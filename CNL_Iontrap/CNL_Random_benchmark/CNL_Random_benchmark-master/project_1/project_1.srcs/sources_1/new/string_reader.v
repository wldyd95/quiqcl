==> flow/design.v <==
`timescale 1ns / 1ps
module string_reader
	#(
	parameter RX_STRING_COUNT_BIT = 5,
	parameter RX_STRING_MAX_LENGTH = 32,
	parameter RX_STRING_MAX_BIT_LENGTH = RX_STRING_MAX_LENGTH * 8,
	parameter RX_NUMBER_MAX_BIT_LENGTH = RX_STRING_MAX_LENGTH * 4,
	parameter ClkFreq = 50000000,	
	parameter BaudRate = 57600
	) 
	(
	input clk,
	input Uart_RXD,
	output reg	                              RXStringReady,
	output reg [RX_STRING_MAX_BIT_LENGTH-1:0] RXString,
	output reg [RX_NUMBER_MAX_BIT_LENGTH-1:0] RXNumber,
	output reg [RX_STRING_COUNT_BIT-1:0] 		RXStringLen,
	output reg                                RX_FLAG_Number
	 );
	wire usb_ready ;
	wire [7:0] usb_data ;
    wire usb_endofpacket; 
    wire usb_idle;
	async_receiver RXUSB(.clk(clk), .RxD(Uart_RXD), .RxD_data_ready(usb_ready), .RxD_data(usb_data), .RxD_endofpacket(usb_endofpacket), .RxD_idle(usb_idle));
	defparam RXUSB.ClkFrequency = ClkFreq;
	defparam RXUSB.Baud         = BaudRate;
	wire [3:0] hex_output;
	wire hex_error;
	ascii2hex ASCII2HEX(.ascii_input(usb_data), .hex_output(hex_output), .error(hex_error));
	reg [7:0] one_char;
	reg [3:0] one_hex;
	reg 		 one_error;
	reg [3-1:0] state;
	parameter IDLE 		= 3'b000;
	parameter STARTED		= 3'b001;
	parameter ANALYZE		= 3'b010;
	parameter NEW_CHAR 	= 3'b011;
	parameter FINISHED	= 3'b100;
	initial begin
		RXStringReady 	<= 0;
		RXString 		<= 0;
		RXStringLen 	<= 0;
		RXNumber 		<= 0;
		RX_FLAG_Number <= 1;
		state <= IDLE;
	end
	always @ (posedge clk) begin
		case (state)
			IDLE: begin
				RXStringReady 	<= 0;
				if (usb_ready) begin
					RXString 		<= 0;
					RXStringLen 	<= 0;
					RXNumber 		<= 0;
					RX_FLAG_Number <= 1;
					one_char <= usb_data;
					one_hex <= hex_output;
					one_error <= hex_error;
					state <= ANALYZE;
				end
			end
			STARTED: begin
				if (usb_ready) begin
					one_char <= usb_data;
					one_hex <= hex_output;
					one_error <= hex_error;
					state <= ANALYZE;
				end
			end
			ANALYZE: begin
				if (one_char[7:0] == 8'hA)   
					state <= FINISHED;
				else if (one_char[7:0] == 8'hD)   
					state <= STARTED;
				else
					state <= NEW_CHAR;
			end
			NEW_CHAR: begin
				RXString <= {RXString[RX_STRING_MAX_BIT_LENGTH-1-8:0], one_char};
				RXStringLen <= RXStringLen + 4'b1;
				RXNumber <= {RXNumber[RX_NUMBER_MAX_BIT_LENGTH-1-4:0], one_hex};
				if (one_error)
					RX_FLAG_Number <= 0;
				state <= STARTED;
			end
			FINISHED: begin
				RXStringReady <= 1'b1;
				state <= IDLE;
			end
		endcase
	end
endmodule
`timescale 1ns / 1ps
module ascii2hex(
    input [7:0] ascii_input,
    output [3:0] hex_output,
	 output error
    );
	wire [3:0] hex_data;
	assign hex_data = ((ascii_input >= "0") & (ascii_input <= "9"))? ascii_input - "0" :
								( 
									(ascii_input >= "A" & ascii_input <= "F") ? ascii_input - "A" + 8'hA :
									( 
										(ascii_input >= "a" & ascii_input <= "f") ? ascii_input - "a" + 8'hA : 4'h0
									)
								);
	assign hex_output = hex_data;
	assign error = (ascii_input < "0") | ((ascii_input > "9") & (ascii_input < "A")) | 
						((ascii_input > "F") & (ascii_input < "a")) | (ascii_input > "f");
endmodule
module async_receiver(clk, RxD, RxD_data_ready, RxD_data, RxD_endofpacket, RxD_idle);
input clk, RxD;
output RxD_data_ready;   
output [7:0] RxD_data;
parameter ClkFrequency = 100000000;  
parameter Baud = 460800;
output RxD_endofpacket;   
output RxD_idle;   
parameter Baud8 = Baud*8;
parameter Baud8GeneratorAccWidth = 16;
wire [Baud8GeneratorAccWidth:0] Baud8GeneratorInc = ((Baud8<<(Baud8GeneratorAccWidth-7))+(ClkFrequency>>8))/(ClkFrequency>>7);
reg [Baud8GeneratorAccWidth:0] Baud8GeneratorAcc;
always @(posedge clk) Baud8GeneratorAcc <= Baud8GeneratorAcc[Baud8GeneratorAccWidth-1:0] + Baud8GeneratorInc;
wire Baud8Tick = Baud8GeneratorAcc[Baud8GeneratorAccWidth];
reg [1:0] RxD_sync_inv;
always @(posedge clk) if(Baud8Tick) RxD_sync_inv <= {RxD_sync_inv[0], ~RxD};
reg [1:0] RxD_cnt_inv;
reg RxD_bit_inv;
always @(posedge clk)
if(Baud8Tick)
begin
	if( RxD_sync_inv[1] && RxD_cnt_inv!=2'b11) RxD_cnt_inv <= RxD_cnt_inv + 2'h1;
	else 
	if(~RxD_sync_inv[1] && RxD_cnt_inv!=2'b00) RxD_cnt_inv <= RxD_cnt_inv - 2'h1;
	if(RxD_cnt_inv==2'b00) RxD_bit_inv <= 1'b0;
	else
	if(RxD_cnt_inv==2'b11) RxD_bit_inv <= 1'b1;
end
reg [3:0] state;
reg [3:0] bit_spacing;
wire next_bit = (bit_spacing==4'd10);
always @(posedge clk)
if(state==0)
	bit_spacing <= 4'b0000;
else
if(Baud8Tick)
	bit_spacing <= {bit_spacing[2:0] + 4'b0001} | {bit_spacing[3], 3'b000};
always @(posedge clk)
if(Baud8Tick)
case(state)
	4'b0000: if(RxD_bit_inv) state <= 4'b1000;   
	4'b1000: if(next_bit) state <= 4'b1001;   
	4'b1001: if(next_bit) state <= 4'b1010;   
	4'b1010: if(next_bit) state <= 4'b1011;   
	4'b1011: if(next_bit) state <= 4'b1100;   
	4'b1100: if(next_bit) state <= 4'b1101;   
	4'b1101: if(next_bit) state <= 4'b1110;   
	4'b1110: if(next_bit) state <= 4'b1111;   
	4'b1111: if(next_bit) state <= 4'b0001;   
	4'b0001: if(next_bit) state <= 4'b0000;   
	default: state <= 4'b0000;
endcase
reg [7:0] RxD_data;
always @(posedge clk)
if(Baud8Tick && next_bit && state[3]) RxD_data <= {~RxD_bit_inv, RxD_data[7:1]};
reg RxD_data_ready, RxD_data_error;
always @(posedge clk)
begin
	RxD_data_ready <= (Baud8Tick && next_bit && state==4'b0001 && ~RxD_bit_inv);   
	RxD_data_error <= (Baud8Tick && next_bit && state==4'b0001 &&  RxD_bit_inv);   
end
reg [4:0] gap_count;
always @(posedge clk) if (state!=0) gap_count<=5'h00; else if(Baud8Tick & ~gap_count[4]) gap_count <= gap_count + 5'h01;
assign RxD_idle = gap_count[4];
reg RxD_endofpacket; always @(posedge clk) RxD_endofpacket <= Baud8Tick & (gap_count==5'h0F);
endmodule
---- Step by step through the tools: string_reader ----
Tool output for the design above, in the order of the flow.
Lines are those of the file above, counted from 1.
Operators: Yosys type, input widths -> output width; for muxes data width and select width s.
Library cell names are shortened.
A cell with -- has no value.
design
  top module .............................. string_reader
  clock ................................... clk
  library ................................. sky130hd
  timing corner ........................... tt_025C_1v80

---- Elaborated design ----
Yosys after proc, flatten, opt, wreduce and memory -nomap, before mapping. Memory bits, and registers merged into a memory's read port (data or address), are not among the register bits. Print and check cells are not counted.
bit counts
  cells after elaboration ................. 143
  output and inout bits ................... 391
  flip-flop bits (word level) ............. 446
  input port bits ......................... 2
operators by class
  add/sub/neg operators ................... 10
  equality and inequality tests ........... 31
  muxes and demuxes ....................... 37
  $lt $le $gt $ge ......................... 12
  reduce/logical cells .................... 24
  bitwise logic cells ..................... 12
operator list
  kind                    number
  $pmux 256 s2            1
  $pmux 128 s2            1
  $mux 256                1
  $mux 128                1
  $mux 4                  15
  $pmux 4 s10             1
  $eq 4x4->1 const B      9
  $ne 2x1->1 const B      12
  $add 16x10->17 const B  1
  $eq 8x4->1 const B      2
  $ge 8x7->1 const B      2
  $gt 8x7->1 const B      2
  $le 8x7->1 const B      2
  $lt 8x7->1 const B      2
  $mux 8                  2
  $reduce_bool 2->1       6
  $sub 4x1->4 const B     3
  $pmux 3 s4              1
  $reduce_and 11->1       1
  $reduce_and 2->1        5
  $pmux 5 s2              1
  $add 4x4->4 const B     2
  $ge 8x6->1 const B      1
  $gt 8x6->1 const B      1
  $le 8x6->1 const B      1
  $lt 8x6->1 const B      1
  $logic_and 1x1->1       6
  $eq 3x2->1 const B      2
Other operator kinds: 24; their cells: 41.

---- Depth ----
Depth = most cells in a row (Yosys ltp): at word level without a register or memory, in the mapped netlist without a sequential cell, where the memories' decode and read muxes count.
depth
  depth after elaboration ................. 7
  ABC_AREA ................................ 0
  depth in mapped cells ................... 6
  gate-level depth less buffers ........... 6

---- Synthesis result ----
Yosys stat after the flow's synthesis: flattened, memories mapped to cells. It holds for the ABC_AREA given above (unset counts as 0); a run with the other value may have another netlist.
Totals and module areas in this step are rounded.
cell types
  cell      number  total area (um^2)
  edfxtp_1  424     1.27E+04
  and3_1    388     2.43E+03
  dfxtp_1   20      400.384
  clkbuf_1  84      315.302
  xnor2_1   13      113.859
  ha_1      9       112.608
  xor2_1    8       70.067
  inv_1     15      56.304
  nand2_1   14      52.55
  nor2_1    13      48.797
  a21oi_1   9       45.043
  and2_1    5       31.28
  nor3b_1   3       22.522
  buf_2     4       20.019
  nand3_1   4       20.019
  o211a_1   2       20.019
  o21ai_0   4       20.019
  nand2b_1  3       18.768
Not listed: further types 24, cells in them 33.
mapped netlist
  flip-flop cells ......................... 444
  area of sequential cells ................ 13,130 um^2
  mapped cells ............................ 1,055
  buffer cells ............................ 88
  synthesis area .......................... 16,800 um^2
By module: a second synthesis without flattening, with its own total; a netlist apart from the flattened one above.
unflattened totals
  cell total of the unflattened synthesis .. 1,043
  area (unflattened synthesis) ............ 17,210 um^2
Rows give one instance, submodules left out.
by module
  module          seq. area (um^2)  times used  area (um^2)  cells
  string_reader   12,220            1           15,260       868
  async_receiver  1,031             1           1,730        148
  ascii2hex       0.0               1           216.5        27

---- Path before layout ----
OpenSTA on the mapped netlist: ideal clock, no wires. The path of least setup slack (recovery checks aside). Input and output delay are each 20% of the period. Register names are those of the netlist, which keeps one name where synthesis merged equal registers.
timing post-synthesis
  path type ............................... reg-to-reg
  from .................................... register state[0]
  to ...................................... register RXNumber[0]
  slack ................................... 9,376 ps
  data arrival time ....................... 19,555 ps
  setup time .............................. 1,269 ps
  buffers on the path ..................... 2
  delay of the path ....................... 20,824 ps
  time at the first pin ................... 0 ps
  period .................................. 30,200 ps
  data required time ...................... 28,931 ps
  stages .................................. 5
  synthesis period reached ................ 20,824 ps
"delay of the path" is the arrival time less input delay plus setup time.
"stages": output pins that drive a net of the path, with the launching flip-flop's if there is one; two outputs of one cell count as two.
"synthesis period reached" is the clock period less the worst setup slack; recovery checks do not enter. This is arithmetic on one report: input and output delays are still those of the set period (20% each).
The rows between start and end are the longest chain of elaborated cells between them; the timing report does not say that the signal goes this way. Where chains are equally long, one stands for them.
Each line given opens the expression or statement behind the cell; cells for indexed reads and writes are added by Yosys, which also makes memories of some case tables.
At most two assigning lines are given for a register; there are more.
The path ends at the enable pin of a flip-flop; only ways to that pin are counted.
between the ends, post-synthesis
  cell sequence ........................... edfxtp_1 clkbuf_1 clkbuf_1 nand2_1 a21oi_1
  length of the longest elaborated chain .. 3
  elaborated cells between the ends (all ways) .. 5
  RTL lines with such cells ............... 1
  those cells by class .................... eq/ne: 2; reduce/logical: 3
ends and longest elaborated chain, post-synthesis
  item                RTL line  RTL
  start: declaration  33        reg [3-1:0] state;
  start: assignment   59        state <= ANALYZE;
  start: assignment   67        state <= ANALYZE;
  $logic_not 3->1     48        case (state)
  $ne 2x1->1          --
  $reduce_and 2->1    --
  end: assignment     54        RXNumber <= 0;
  end: assignment     81        RXNumber <= {RXNumber[RX_NUMBER_MAX_BIT_LENGTH-1-4:0], one_hex};
  end: declaration    16        output reg [RX_NUMBER_MAX_BIT_LENGTH-1:0] RXNumber,

---- Path in the finished layout ----
From the final timing report of run 1: the path of least setup slack in the routed layout; clock arrival at registers is part of the times.
The path's times are printed in steps of 10 ps; the period is the one set.
timing after layout
  path type ............................... reg-to-output
  from .................................... register RXNumber[108]
  to ...................................... output port RXNumber[108]
  slack ................................... 18,700 ps
  buffers on the path ..................... 1
  data required time ...................... 20,480 ps
  time at the first pin ................... 610 ps
  output delay ............................ 5,120 ps
  data arrival time ....................... 1,780 ps
  stages .................................. 2
  period .................................. 25,600 ps
between the ends, after layout
  cell sequence ........................... edfxtp_1 clkdlybuf4s50_1
  length of the longest elaborated chain .. 0
  elaborated cells between the ends (all ways) .. 0
  RTL lines with such cells ............... 0
ends and longest elaborated chain, after layout
  item                RTL line  RTL
  start: declaration  16        output reg [RX_NUMBER_MAX_BIT_LENGTH-1:0] RXNumber,
  start: assignment   54        RXNumber <= 0;
  start: assignment   81        RXNumber <= {RXNumber[RX_NUMBER_MAX_BIT_LENGTH-1-4:0], one_hex};
  end: declaration    16

Appendix: measured runs

Stored flow runs of string_reader (2 of them; Yosys, OpenROAD, sky130hd). They differ in their settings and are not a sequence. Constraints: input delay and output delay 20% of the set period each, output load 0.01 pF.
"clock period achieved" = clock period - worst setup slack. The figure is calculated, with input and output delays left at 20% of the set period.
By "worst path time" is meant the share of the clock period that the worst setup path is allowed (20% is reserved at inputs, 20% at outputs), minus its slack. Clock arrival times at its registers enter into it.
By "power consumption" is meant OpenSTA's value without simulated activity: inputs other than the clock are taken to toggle once in ten clock periods, and the tool carries that through the logic.
"worst path time" is given in steps of 10 ps.
Values from the reports are rounded here.

======== run 1 ========
==> flow/run.sh <==
#!/bin/bash
# the make line also repeats the synthesis and layout settings of config.mk as NAME=value (left out here)
make -C /OpenROAD-flow-scripts/flow DESIGN_CONFIG=/design/flow/config.mk WORK_HOME=/design/flow/orfs CLKGATE_MAP_FILE= finish
==> flow/config.mk <==
export PLATFORM = sky130hd
export DESIGN_NAME = string_reader
export DESIGN_NICKNAME = string_reader
export VERILOG_FILES = /design/flow/design.v
export SDC_FILE = /design/flow/constraint.sdc
export NUM_CORES = 4
export LEC_CHECK = 0
export CAP_MARGIN = 20
export CELL_PAD_IN_SITES_DETAIL_PLACEMENT = 1
export CELL_PAD_IN_SITES_GLOBAL_PLACEMENT = 0
export CORE_MARGIN = 2
export CORE_UTILIZATION = 21
export CTS_CLUSTER_SIZE = 88
export GPL_ROUTABILITY_DRIVEN = 1
export MAX_ROUTING_LAYER = met5
export PLACE_DENSITY_LB_ADDON = 0.19
export SLEW_MARGIN = 20
export TNS_END_PERCENT = 60
==> flow/constraint.sdc <==
create_clock -name core_clock -period 25.6 [get_ports {clk}]
set_input_delay 5.1200 -clock core_clock [delete_from_list [all_inputs] [get_ports {clk}]]
set_output_delay 5.1200 -clock core_clock [all_outputs]
set_load 0.01 [all_outputs]

-------- measured, run 1 --------
  lowest setup slack ...................... 18,700 ps
  worst hold slack ........................ 411 ps
  total die area .......................... 82,260 um^2
  cell area after synthesis ............... 16,800 um^2
  clock period achieved ................... 6,901 ps
  worst path time ......................... 1,780 ps
  worst setup path type ................... reg-to-output
  final design utilization ................ 29.7%
  total negative slack on setup checks .... 0 ps
  standard-cell area of the final layout .. 23,520 um^2
  power consumption ....................... 1.522 mW

======== run 2 ========
==> flow/run.sh <==
#!/bin/bash
# the make line also repeats the synthesis and layout settings of config.mk as NAME=value (left out here)
make -C /OpenROAD-flow-scripts/flow DESIGN_CONFIG=/design/flow/config.mk WORK_HOME=/design/flow/orfs CLKGATE_MAP_FILE= finish
==> flow/config.mk <==
export PLATFORM = sky130hd
export DESIGN_NAME = string_reader
export DESIGN_NICKNAME = string_reader
export VERILOG_FILES = /design/flow/design.v
export SDC_FILE = /design/flow/constraint.sdc
export NUM_CORES = 4
export LEC_CHECK = 0
export CAP_MARGIN = 20
export CORE_MARGIN = 2
export CORE_UTILIZATION = 40
export SETUP_SLACK_MARGIN = 2.13
export SLEW_MARGIN = 20
==> flow/constraint.sdc <==
create_clock -name core_clock -period 26.1 [get_ports {clk}]
set_input_delay 5.2200 -clock core_clock [delete_from_list [all_inputs] [get_ports {clk}]]
set_output_delay 5.2200 -clock core_clock [all_outputs]
set_load 0.01 [all_outputs]

-------- measured, run 2 --------
  worst path time ......................... 1,640 ps
  worst setup path type ................... reg-to-output
  power consumption ....................... 1.461 mW
  final design utilization ................ 54.7%
  total negative slack on setup checks .... 0 ps
  lowest setup slack ...................... 19,240 ps
  cell area after synthesis ............... 16,800 um^2
  standard-cell area of the final layout .. 22,810 um^2
  worst hold slack ........................ 412 ps
  total die area .......................... 43,650 um^2
  clock period achieved ................... 6,864 ps
