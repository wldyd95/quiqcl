==> flow/design.v <==
`timescale 1ns / 1ps
module string_sender
	#(
	parameter TX_STRING_COUNT_BIT = 5,
	parameter TX_STRING_MAX_LENGTH = 32,  
	parameter TX_STRING_MAX_BIT_LENGTH = TX_STRING_MAX_LENGTH * 8,
	parameter ClkFrequency = 50000000,	 
	parameter Baud = 57600					 
	)  
	(
    input clk,
    output TxD,
    input [TX_STRING_COUNT_BIT-1:0] TXStringLen, 
    input [TX_STRING_MAX_BIT_LENGTH-1:0] TXString,
    input TXStringReady,
    input TX_ASCII_NUM,
    output reg TXStringBusy
    );
	reg [TX_STRING_COUNT_BIT-1:0] TXLen;   
	parameter TXBuffer_BIT_LENGTH = TX_STRING_MAX_BIT_LENGTH;
	reg [TXBuffer_BIT_LENGTH-1:0] TXBuffer;
	reg [8-1:0] ONE_BYTE_STR;  
    reg ASCII_First_Half;
	wire TxD_busy;
	reg TxD_start;
	async_transmitter TXUSB(.clk(clk), .TxD(TxD), .TxD_busy(TxD_busy), .TxD_start(TxD_start),
									.TxD_data(ONE_BYTE_STR));
	defparam TXUSB.ClkFrequency = ClkFrequency;
	defparam TXUSB.Baud         = Baud;
    wire [7:0] ascii_output;
    hex2ascii HEX2ASCII(.hex_input(TXBuffer[TXBuffer_BIT_LENGTH-1:TXBuffer_BIT_LENGTH-4]), .ascii_output(ascii_output));
	parameter IDLE                     = 4'h0;
	parameter ADD_TERMINATOR 	       = 4'h1;
	parameter CHAR_SHIFT 		       = 4'h2;
	parameter START_TxD 			   = 4'h3;
    parameter WAIT_FOR_TxD_BUSY        = 4'h4;
    parameter WAIT_FOR_TxD_FINISH      = 4'h5;
	parameter END_START_TxD 		   = 4'ha;
    parameter END_WAIT_FOR_TxD_BUSY    = 4'hb;
    parameter END_WAIT_FOR_TxD_FINISH  = 4'hc;
	reg [4-1:0] state;
	initial state <= IDLE;
	reg [TX_STRING_COUNT_BIT-1:0] SHIFT_COUNT;
	always @ (posedge clk)
	begin
		case (state)
			IDLE: begin
				if (TXStringReady == 0) begin
					TXStringBusy <= 1'b0;
				end
				else begin
					TXStringBusy <= 1'b1;
                    TXLen <= TXStringLen;
					TXBuffer <= TXString;
					SHIFT_COUNT <= (TX_STRING_MAX_LENGTH -TXStringLen);
					state <= CHAR_SHIFT;
				end
			end
			CHAR_SHIFT: begin
				if (SHIFT_COUNT != 0) begin 
					SHIFT_COUNT <= SHIFT_COUNT-1;
					TXBuffer <= {TXBuffer[TXBuffer_BIT_LENGTH-1-8:0], 8'h0};
				end
				else begin
                    if (TX_ASCII_NUM == 1)  TXLen <= TXLen << 1;  
                    state <= START_TxD;
				end
			end
			START_TxD: begin
			     if (TX_ASCII_NUM == 1)    ONE_BYTE_STR <= ascii_output;
                 else 			           ONE_BYTE_STR <= TXBuffer[TXBuffer_BIT_LENGTH-1:TXBuffer_BIT_LENGTH-8];
                TxD_start <= 1'b1;
                state <= WAIT_FOR_TxD_BUSY;
			end
			WAIT_FOR_TxD_BUSY: begin
				if (TxD_busy == 1'b1) begin 
					TxD_start <= 1'b0;				
					state <= WAIT_FOR_TxD_FINISH;
				end
			end
			WAIT_FOR_TxD_FINISH: begin
				if (TxD_busy == 0) begin  
					if (TXLen > 1) begin		
                        if (TX_ASCII_NUM == 1)  TXBuffer <= {TXBuffer[TXBuffer_BIT_LENGTH-1-4:0], 4'h0};
                        else                    TXBuffer <= {TXBuffer[TXBuffer_BIT_LENGTH-1-8:0], 8'h0};
                        TXLen <= TXLen -1;
                        state <= START_TxD;
					end
					else begin
					   TXBuffer[TXBuffer_BIT_LENGTH-1:TXBuffer_BIT_LENGTH-2*8] <= "\015\n";
					   TXLen <= 2;
					   state <= END_START_TxD;
					end
				end
			end
            END_START_TxD: begin
                ONE_BYTE_STR <= TXBuffer[TXBuffer_BIT_LENGTH-1:TXBuffer_BIT_LENGTH-8];
                TxD_start <= 1'b1;
                state <= END_WAIT_FOR_TxD_BUSY;
            end
            END_WAIT_FOR_TxD_BUSY: begin
                if (TxD_busy == 1'b1) begin 
                    TxD_start <= 1'b0;                
                    state <= END_WAIT_FOR_TxD_FINISH;
                end
            end
            END_WAIT_FOR_TxD_FINISH: begin
                if (TxD_busy == 0) begin  
                    if (TXLen > 1) begin        
                        TXBuffer <= {TXBuffer[TXBuffer_BIT_LENGTH-1-8:0], 8'h0};
                        TXLen <= TXLen -1;
                        state <= END_START_TxD;
                    end
                    else begin
                        state <= IDLE;
                    end
                end
            end
		endcase
	end
endmodule
module async_transmitter(clk, TxD_start, TxD_data, TxD, TxD_busy);
input clk, TxD_start;
input [7:0] TxD_data;
output TxD, TxD_busy;
parameter ClkFrequency = 25000000;	 
parameter Baud = 115200;
parameter RegisterInputData = 1;	 
parameter BaudGeneratorAccWidth = 16;
reg [BaudGeneratorAccWidth:0] BaudGeneratorAcc;
wire [BaudGeneratorAccWidth:0] BaudGeneratorInc = ((Baud<<(BaudGeneratorAccWidth-4))+(ClkFrequency>>5))/(ClkFrequency>>4);
wire BaudTick = BaudGeneratorAcc[BaudGeneratorAccWidth];
wire TxD_busy;
always @(posedge clk) if(TxD_busy) BaudGeneratorAcc <= BaudGeneratorAcc[BaudGeneratorAccWidth-1:0] + BaudGeneratorInc;
reg [3:0] state;
wire TxD_ready = (state==0);
assign TxD_busy = ~TxD_ready;
reg [7:0] TxD_dataReg;
always @(posedge clk) if(TxD_ready & TxD_start) TxD_dataReg <= TxD_data;
wire [7:0] TxD_dataD = RegisterInputData ? TxD_dataReg : TxD_data;
always @(posedge clk)
case(state)
	4'b0000: if(TxD_start) state <= 4'b0001;
	4'b0001: if(BaudTick) state <= 4'b0100;
	4'b0100: if(BaudTick) state <= 4'b1000;   
	4'b1000: if(BaudTick) state <= 4'b1001;   
	4'b1001: if(BaudTick) state <= 4'b1010;   
	4'b1010: if(BaudTick) state <= 4'b1011;   
	4'b1011: if(BaudTick) state <= 4'b1100;   
	4'b1100: if(BaudTick) state <= 4'b1101;   
	4'b1101: if(BaudTick) state <= 4'b1110;   
	4'b1110: if(BaudTick) state <= 4'b1111;   
	4'b1111: if(BaudTick) state <= 4'b0010;   
	4'b0010: if(BaudTick) state <= 4'b0011;   
	4'b0011: if(BaudTick) state <= 4'b0000;   
	default: if(BaudTick) state <= 4'b0000;
endcase
reg muxbit;
always @( * )
case(state[2:0])
	3'd0: muxbit <= TxD_dataD[0];
	3'd1: muxbit <= TxD_dataD[1];
	3'd2: muxbit <= TxD_dataD[2];
	3'd3: muxbit <= TxD_dataD[3];
	3'd4: muxbit <= TxD_dataD[4];
	3'd5: muxbit <= TxD_dataD[5];
	3'd6: muxbit <= TxD_dataD[6];
	3'd7: muxbit <= TxD_dataD[7];
endcase
reg TxD;
always @(posedge clk) TxD <= (state<4) | (state[3] & muxbit);   
endmodule
`timescale 1ns / 1ps
module hex2ascii(
    input [3:0] hex_input,
    output [7:0] ascii_output
    );
	assign ascii_output = ((hex_input < 4'hA) ? "0" : "A"-8'h0A) +{4'h0, hex_input};
endmodule
Tool chain data of string_sender
Tool output for the design above, in the order of the flow.
Line numbers count from 1 in the design file above.
Operators carry their Yosys type and port widths (W data, S select, Z words).
Library cell names are shortened.
{ "setup": {"top": "string_sender", "clock": "clk", "lib": "sky130hd", "pvt_corner": "tt_025C_1v80"} }

After elaboration
Yosys after proc, flatten, opt, wreduce and memory -nomap, before mapping. Memory bits, and registers merged into a memory's read port (data or address), are not among the register bits. Print and check cells are not counted.
{ "op_classes": {"addsub": 5, "compare": 3, "equal": 48, "muxes": 57, "logic": 3, "reduce_and_logical": 19} }
{ "ops": {"columns": ["op", "count"], "rows": [
  ["$mux W240", 7],
  ["$pmux W240 S4", 1],
  ["$mux W16", 7],
  ["$mux W4", 21],
  ["$pmux W16 S4", 1],
  ["$pmux W4 S12", 1],
  ["$mux W5", 9],
  ["$eq A4 B4 Y1 const B", 11],
  ["$pmux W4 S8", 1],
  ["$ne A2 B1 Y1 const B", 13],
  ["$reduce_and A7 Y1", 3],
  ["$ne A2 B2 Y1 const B", 10],
  ["$pmux W5 S4", 1],
  ["$add A16 B7 Y17 const B", 1],
  ["$pmux W8 S2", 1],
  ["$reduce_and A13 Y1", 1],
  ["$reduce_bool A13 Y1", 1],
  ["$eq A3 B3 Y1 const B", 4],
  ["$eq A4 B2 Y1 const B", 3],
  ["$eq A4 B3 Y1 const B", 3],
  ["$sub A5 B1 Y5 const B", 2],
  ["$pmux W5 S2", 1],
  ["$logic_not A4 Y1", 2],
  ["$add A8 B4 Y8", 1],
  ["$reduce_bool A8 Y1", 1],
  ["$pmux W1 S8", 1],
  ["$mux W8", 1],
  ["$eq A3 B2 Y1 const B", 2]
]} }
Other operator kinds: 20; their cells: 24.
{ "word_totals": {"regBits": 310, "input_bits": 264, "out_inout_bits": 2, "elab_cells": 147} }

Depth
Depth = most cells in a row (Yosys ltp): at word level without a register or memory, in the mapped netlist without a sequential cell, where the memories' decode and read muxes count.
{ "depth": {"ltp_word": 5, "ABC_AREA": 0, "mapped_depth": 9, "ltp_nobuf": 6} }

Mapped cells and area
The flow's flattened synthesis, as Yosys stat reports it; memories are mapped. The netlist is that of the ABC_AREA named above (0 if unset); the other value can give another one.
Totals and module areas in this step are rounded.
{ "synth_totals": {"mapped_cells": 1393, "mapped_area_mm2": 0.017, "sequential_area_mm2": 0.0093, "flip_flops": 310, "buffers": 125} }
{ "by_type": {"columns": ["cell", "count", "type_area_um2"], "rows": [
  ["edfxtp_1", 309, 9.28E+03],
  ["a221oi_2", 199, 2.99E+03],
  ["nor2_1", 482, 1.81E+03],
  ["a221oi_1", 34, 297.786],
  ["buf_2", 59, 295.283],
  ["buf_6", 17, 191.434],
  ["buf_8", 12, 180.173],
  ["xnor2_1", 20, 175.168],
  ["nand2_1", 37, 138.883],
  ["ha_1", 9, 112.608],
  ["a221o_1", 11, 110.106],
  ["buf_4", 13, 97.594],
  ["and3_1", 13, 81.328],
  ["clkbuf_1", 21, 78.826],
  ["o21ai_0", 15, 75.072],
  ["inv_1", 17, 63.811],
  ["nor2b_1", 10, 62.56],
  ["and2_1", 9, 56.304]
]} }
Other cell types: 50; their cells: 106.
By module: a second synthesis without flattening, with its own total; a netlist apart from the flattened one above.
{ "hier_totals": {"cells_unflattened": 1387, "hier_area_mm2": 0.0155} }
Rows give one instance, submodules left out.
{ "modules": {"columns": ["module", "n_inst", "n_cells", "mod_area_mm2", "mod_seq_area_mm2"], "rows": [
  ["string_sender", 1, 1267, 0.0141, 0.00841],
  ["async_transmitter", 1, 102, 0.00135, 0.000891],
  ["hex2ascii", 1, 18, 0.000139, 0]
]} }

Path before layout
Source: OpenSTA report_checks on the synthesized netlist (no wires, ideal clock, input and output delay 20% of the period each), path of least setup slack; recovery checks are left aside. Register names are those of the netlist, which keeps one name where synthesis merged equal registers.
{ "synth_timing": {"path_type": "in2reg", "startpoint": "input TXStringReady", "endpoint": "register TXBuffer[0]", "tclk_ns": 23.4, "in_delay_ns": 4.680, "setup_time_ns": 0.970, "launch_ns": 4.680, "t_arrival_ns": 17.467, "required_ns": 22.430, "path_slack_ns": 4.964, "delay_ns": 13.757, "path_stages": 3, "path_buffers": 0, "synth_period_reached_ns": 18.436} }
"delay_ns" = arrival - input delay + setup time.
"path_stages" counts driving pins, that of a launching flip-flop among them; a cell with two outputs on the path counts twice.
"synth_period_reached_ns" is the clock period less the worst setup slack; recovery checks do not enter. This is arithmetic on one report: input and output delays are still those of the set period (20% each).
The rows between start and end are the longest chain of elaborated cells between them; the timing report does not say that the signal goes this way. Where chains are equally long, one stands for them.
Each line given opens the expression or statement behind the cell; cells for indexed reads and writes are added by Yosys, which also makes memories of some case tables.
A register here has more assigning lines than the two given.
Only ways into the end's enable, where the timed path ends, are counted here.
{ "synth_via": {"cell_sequence": "o2bb2ai_2 -> inv_2 -> a32oi_1", "elab_chain_len": 2, "cells_between": 2, "lines_between": 0, "cone_classes": "eq/ne: 1; reduce/logical: 1"} }
{ "synth_rtl": {"columns": ["element", "line_no", "text"], "rows": [
  ["from (decl)", 15, "input TXStringReady,"],
  ["$ne A2 B2 Y1", null, null],
  ["$reduce_and A7 Y1", null, null],
  ["to (assign)", 54, "TXBuffer <= TXString;"],
  ["to (assign)", 62, "TXBuffer <= {TXBuffer[TXBuffer_BIT_LENGTH-1-8:0], 8'h0};"],
  ["to (decl)", 21, "reg [TXBuffer_BIT_LENGTH-1:0] TXBuffer;"]
]} }

Timing after layout
Path of least setup slack in the final report of run 1 (OpenROAD, finished layout, wires in). Where an end is a register, its clock arrival counts in the times.
{ "layout_timing": {"path_type": "in2reg", "startpoint": "input TX_ASCII_NUM", "endpoint": "register TXBuffer[211]", "tclk_ns": 17.7, "in_delay_ns": 3.54, "setup_time_ns": 0.15, "launch_ns": 3.54, "t_arrival_ns": 6.82, "required_ns": 18.06, "path_slack_ns": 11.25, "path_stages": 6, "path_buffers": 3} }
The rows between start and end are the longest chain of elaborated cells between them; the timing report does not say that the signal goes this way. Where chains are equally long, one stands for them.
A register here has more assigning lines than the two given.
{ "layout_via": {"cell_sequence": "clkdlybuf4s50_1 -> and2_4 -> buf_4 -> buf_4 -> a221oi_2 -> nor2_1", "elab_chain_len": 4, "cells_between": 4, "lines_between": 4, "cone_classes": "mux: 4"} }
{ "layout_rtl": {"columns": ["element", "line_no", "text"], "rows": [
  ["from (decl)", 16, "input TX_ASCII_NUM,"],
  ["$mux W240", 84, "if (TX_ASCII_NUM == 1)  TXBuffer <= {TXBuffer[TXBuffer_BIT_LENGTH-1-4:0], 4'h0};"],
  ["$mux W240", 83, "if (TXLen > 1) begin"],
  ["$mux W240", 82, "if (TxD_busy == 0) begin"],
  ["$pmux W240 S4", 46, "case (state)"],
  ["to (assign)", 54, "TXBuffer <= TXString;"],
  ["to (assign)", 62, "TXBuffer <= {TXBuffer[TXBuffer_BIT_LENGTH-1-8:0], 8'h0};"],
  ["to (decl)", 21, "reg [TXBuffer_BIT_LENGTH-1:0] TXBuffer;"]
]} }

Appendix: measured runs

Below are 2 stored runs of the flow (Yosys, OpenROAD; platform sky130hd) on string_sender, each with its settings and what was measured, unordered. Constraints: input delay and output delay 20% of the set period each, output load 0.01 pF.
"period reached" means the clock period less the worst setup slack. The figure is calculated, with input and output delays left at 20% of the set period.
"worst path time" = time allowed to the worst setup path (clock period - input delay - output delay, where it has them) - its slack; a late launch clock adds to it, a late capture clock takes from it.
"power consumption" rests on the timing tool's default activity at the inputs, not on a simulated workload.
Results are given in rounded form.

==> run 1: settings <==
{ "period_ns": 17.7, "CORE_UTILIZATION": 63, "CAP_MARGIN": 20, "CORE_MARGIN": 2, "SLEW_MARGIN": 20 }
==> run 1: results <==
utilization in the final report: 76.4 %
die footprint: 0.0283 mm^2
std-cell area (final layout): 0.0204 mm^2
setup TNS: 0.000 ns
worst path time: 2.91 ns
critical path kind: in2reg
worst-case hold slack: 0.419 ns
worst slack on setup checks: 11.2 ns
post-synthesis cell area: 0.017 mm^2
power consumption: 3.59 mW
period reached: 6.455 ns

==> run 2: settings <==
{ "period_ns": 11.2, "CORE_UTILIZATION": 54, "SLEW_MARGIN": 0, "MIN_ROUTING_LAYER": "met1", "MAX_ROUTING_LAYER": "met5", "CAP_MARGIN": 20, "CORE_MARGIN": 2 }
==> run 2: results <==
setup TNS: 0.000 ns
worst path time: 2.63 ns
critical path kind: in2reg
utilization in the final report: 67.0 %
worst slack on setup checks: 6.33 ns
period reached: 4.869 ns
worst-case hold slack: 0.420 ns
post-synthesis cell area: 0.017 mm^2
die footprint: 0.0328 mm^2
power consumption: 5.75 mW
std-cell area (final layout): 0.0206 mm^2
